==> flow/design.v <==
module ram #(
  parameter N=6, M=32
)(
  input  logic           clk,
  input  logic           we,
  input  logic [N-1 : 0] adr,
  input  logic [M-1 : 0] din,
  output logic [M-1 : 0] dout
);
logic [M-1 : 0] meme [2**N - 1 : 0];
always_ff @(posedge clk) begin
  if (we) meme[adr] <= din;
end
assign dout = meme[adr];
endmodule
Tool chain data of ram
Tool output for the design above, in the order of the flow. Line numbers count from 1 in the design file above. Operators: Yosys type, input widths -> output width; for muxes data width and select width s. Cell names lack the library's common part. A cell with - has no value.

Top: ram. Clock input: clk. Cell library: sky130hd. Timing corner: tt_025C_1v80.

After elaboration
Counts by Yosys on the flattened word-level netlist (proc, flatten, opt, wreduce; memories kept). Register bits leave out memories and registers merged into their read ports (data or address); mux counts leave out enables and synchronous resets folded into registers. Print and check cells are left out. Cells with the same type and inputs are merged into one. Yosys's memory passes give these memory sizes; they may raise the number of words (mostly to a power of two), join words into wider ones and drop unused or constant bits.

The figure for mux-type cells is 3.

Operators with widths (count): $mux 32 (1); $mux 6 (1); $mux 1 (1).

The entry for register bits reads 0. The figure for RAM bits is 2048. Memory cells: 1. For input bits the number is 40. Under word-level cells stands 4.

Memories: meme (words 64, width 32, rd ports 1, wr ports 1, line 10) `logic [M-1 : 0] meme [2**N - 1 : 0];`.

Longest topological paths
Depth = most cells in a row (Yosys ltp): at word level without a register or memory, in the mapped netlist without a sequential cell, where the memories' decode and read muxes count.

The figure for depth after elaboration is 1. ABC_AREA: 0. For depth in mapped cells the number is 13. Under depth with buffers taken out stands 6.

After synthesis
Yosys stat after the flow's synthesis: flattened, memories mapped to cells. It holds for the ABC_AREA given above (unset counts as 0); a run with the other value may have another netlist. The area totals of this step are shown rounded.

Cells by type (count): edfxtp_1 (2048); mux2i_1 (259); mux4_2 (96); mux2_2 (147); a221oi_1 (175); a22oi_1 (188); clkbuf_1 (168); o22a_1 (70); a21oi_1 (121); o22ai_1 (93); a22o_1 (66); nor2_1 (145); and3_1 (85); o21ai_0 (84); buf_2 (83); nand3_1 (54); a31oi_1 (43); a222oi_1 (16).

Not listed: further types 37, cells in them 266.

The figure for cell count is 4207. The entry for mapped area reads 0.078 mm². Under sequential area stands 0.061 mm². Under mapped flip-flops stands 2048. Under buffer cells stands 298.

Timing after synthesis
Source: OpenSTA report_checks on the synthesized netlist (no wires, ideal clock, input and output delay 20% of the period each), path of least setup slack; recovery checks are left aside. Register names are those of the netlist, which keeps one name where synthesis merged equal registers.

Path type: input to output. From: input port adr[2]. To: output port dout[29]. Period: 6670 ps. Under input delay stands 1334 ps. For external output delay the number is 1334 ps. For launch time at the first pin the number is 1334 ps. Under arrival stands 3549 ps. The figure for data required time is 5336 ps. For setup slack the number is 1787 ps. For path delay the number is 2215 ps. Stages: 7. The figure for path buffers is 2. Synthesis period reached: 4883 ps.

"path delay" = arrival - input delay + setup time. At an output port there is no setup time. "stages" counts driving pins, that of a launching flip-flop among them; a cell with two outputs on the path counts twice. "synthesis period reached" is the clock period less the worst setup slack; recovery checks do not enter. This is arithmetic on one report: input and output delays are still those of the set period (20% each). The rows between start and end are the longest chain of elaborated cells between them; the timing report does not say that the signal goes this way. Where chains are equally long, one stands for them. A line is the first line of the expression or statement that the cell stems from. Yosys adds cells for indexed reads and writes and turns some case tables into memories. The chain passes a memory read, where the word-level depth is cut; so it can be longer than that depth.

Path through: buf_2 buf_1 mux4_2 mux2i_1 nor2_1 or4b_1 or4_1. The figure for cells in the longest elaborated chain is 1.

RTL lines, path after synthesis: from (decl) (line 6) `input  logic [N-1 : 0] adr,`; $mem_v2 64x32 (line 10) `logic [M-1 : 0] meme [2**N - 1 : 0];`; to (decl) (line 8) `output logic [M-1 : 0] dout`.

Timing after layout
Path of least setup slack in the final report of record 1 (OpenROAD, finished layout, wires in). Where an end is a register, its clock arrival counts in the times. The path's times are printed in steps of 10 ps; the period is the one set.

Path type: input to output. From: input port adr[0]. To: output port dout[20]. Period: 5340 ps. Under input delay stands 1070 ps. For external output delay the number is 1070 ps. For launch time at the first pin the number is 1070 ps. Under arrival stands 4460 ps. The figure for data required time is 4270 ps. For setup slack the number is -190 ps. Stages: 12. The figure for path buffers is 6.

The rows between start and end are the longest chain of elaborated cells between them; the timing report does not say that the signal goes this way. Where chains are equally long, one stands for them. The chain passes a memory read, where the word-level depth is cut; so it can be longer than that depth.

Path through: buf_8 buf_16 and2_4 buf_4 buf_12 a22o_1 o21ai_0 nand3_1 a2111oi_0 buf_4 nand3_1 clkdlybuf4s50_1. The figure for cells in the longest elaborated chain is 1.

RTL lines, path post-layout: from (decl) (line 6) `input  logic [N-1 : 0] adr,`; $mem_v2 64x32 (line 10) `logic [M-1 : 0] meme [2**N - 1 : 0];`; to (decl) (line 8) `output logic [M-1 : 0] dout`.

## Implementation results

Measured results for ram: 2 stored runs of the Yosys and OpenROAD flow on sky130hd. The settings differ; the order carries no meaning. The constraints put input and output delay at 20% of the set period each and load the outputs with 0.01 pF. "critical setup path time" means the part of the period allowed to the worst setup path (the constraints hold back 20% at inputs and 20% at outputs) less its slack; where the path has registers, the arrival times of their clocks count too. "critical setup path time" is given in steps of 10 ps. Measured values are rounded.

Record 1 has these settings: period_ns 5.34; CORE_UTILIZATION 70; SETUP_SLACK_MARGIN -0.22; PLACE_DENSITY 0.64; HOLD_SLACK_MARGIN 0.24; CORE_ASPECT_RATIO 1.65; GPL_TIMING_DRIVEN 1; CTS_CLUSTER_DIAMETER 328; CAP_MARGIN 40; SLEW_MARGIN 30; MAX_ROUTING_LAYER met4; CORE_MARGIN 2. For the lowest hold slack the run shows 690 ps. For the critical setup path time the run shows 3390 ps. Type of the worst setup path: input to output. The cell area after synthesis stands at 0.078 mm². The setup slack of the critical path stands at -190 ps. The utilization in the final report stands at 80 %. For the die footprint the run shows 0.11 mm².

Record 2 has these settings: period_ns 4.18; SETUP_SLACK_MARGIN 0.29; CAP_MARGIN 20; CORE_MARGIN 2; CORE_UTILIZATION 40; SLEW_MARGIN 20. For the lowest hold slack the run shows 310 ps. For the critical setup path time the run shows 2460 ps. Type of the worst setup path: input to output. The cell area after synthesis stands at 0.078 mm². The setup slack of the critical path stands at 53 ps. The utilization in the final report stands at 50 %. For the die footprint the run shows 0.2 mm².
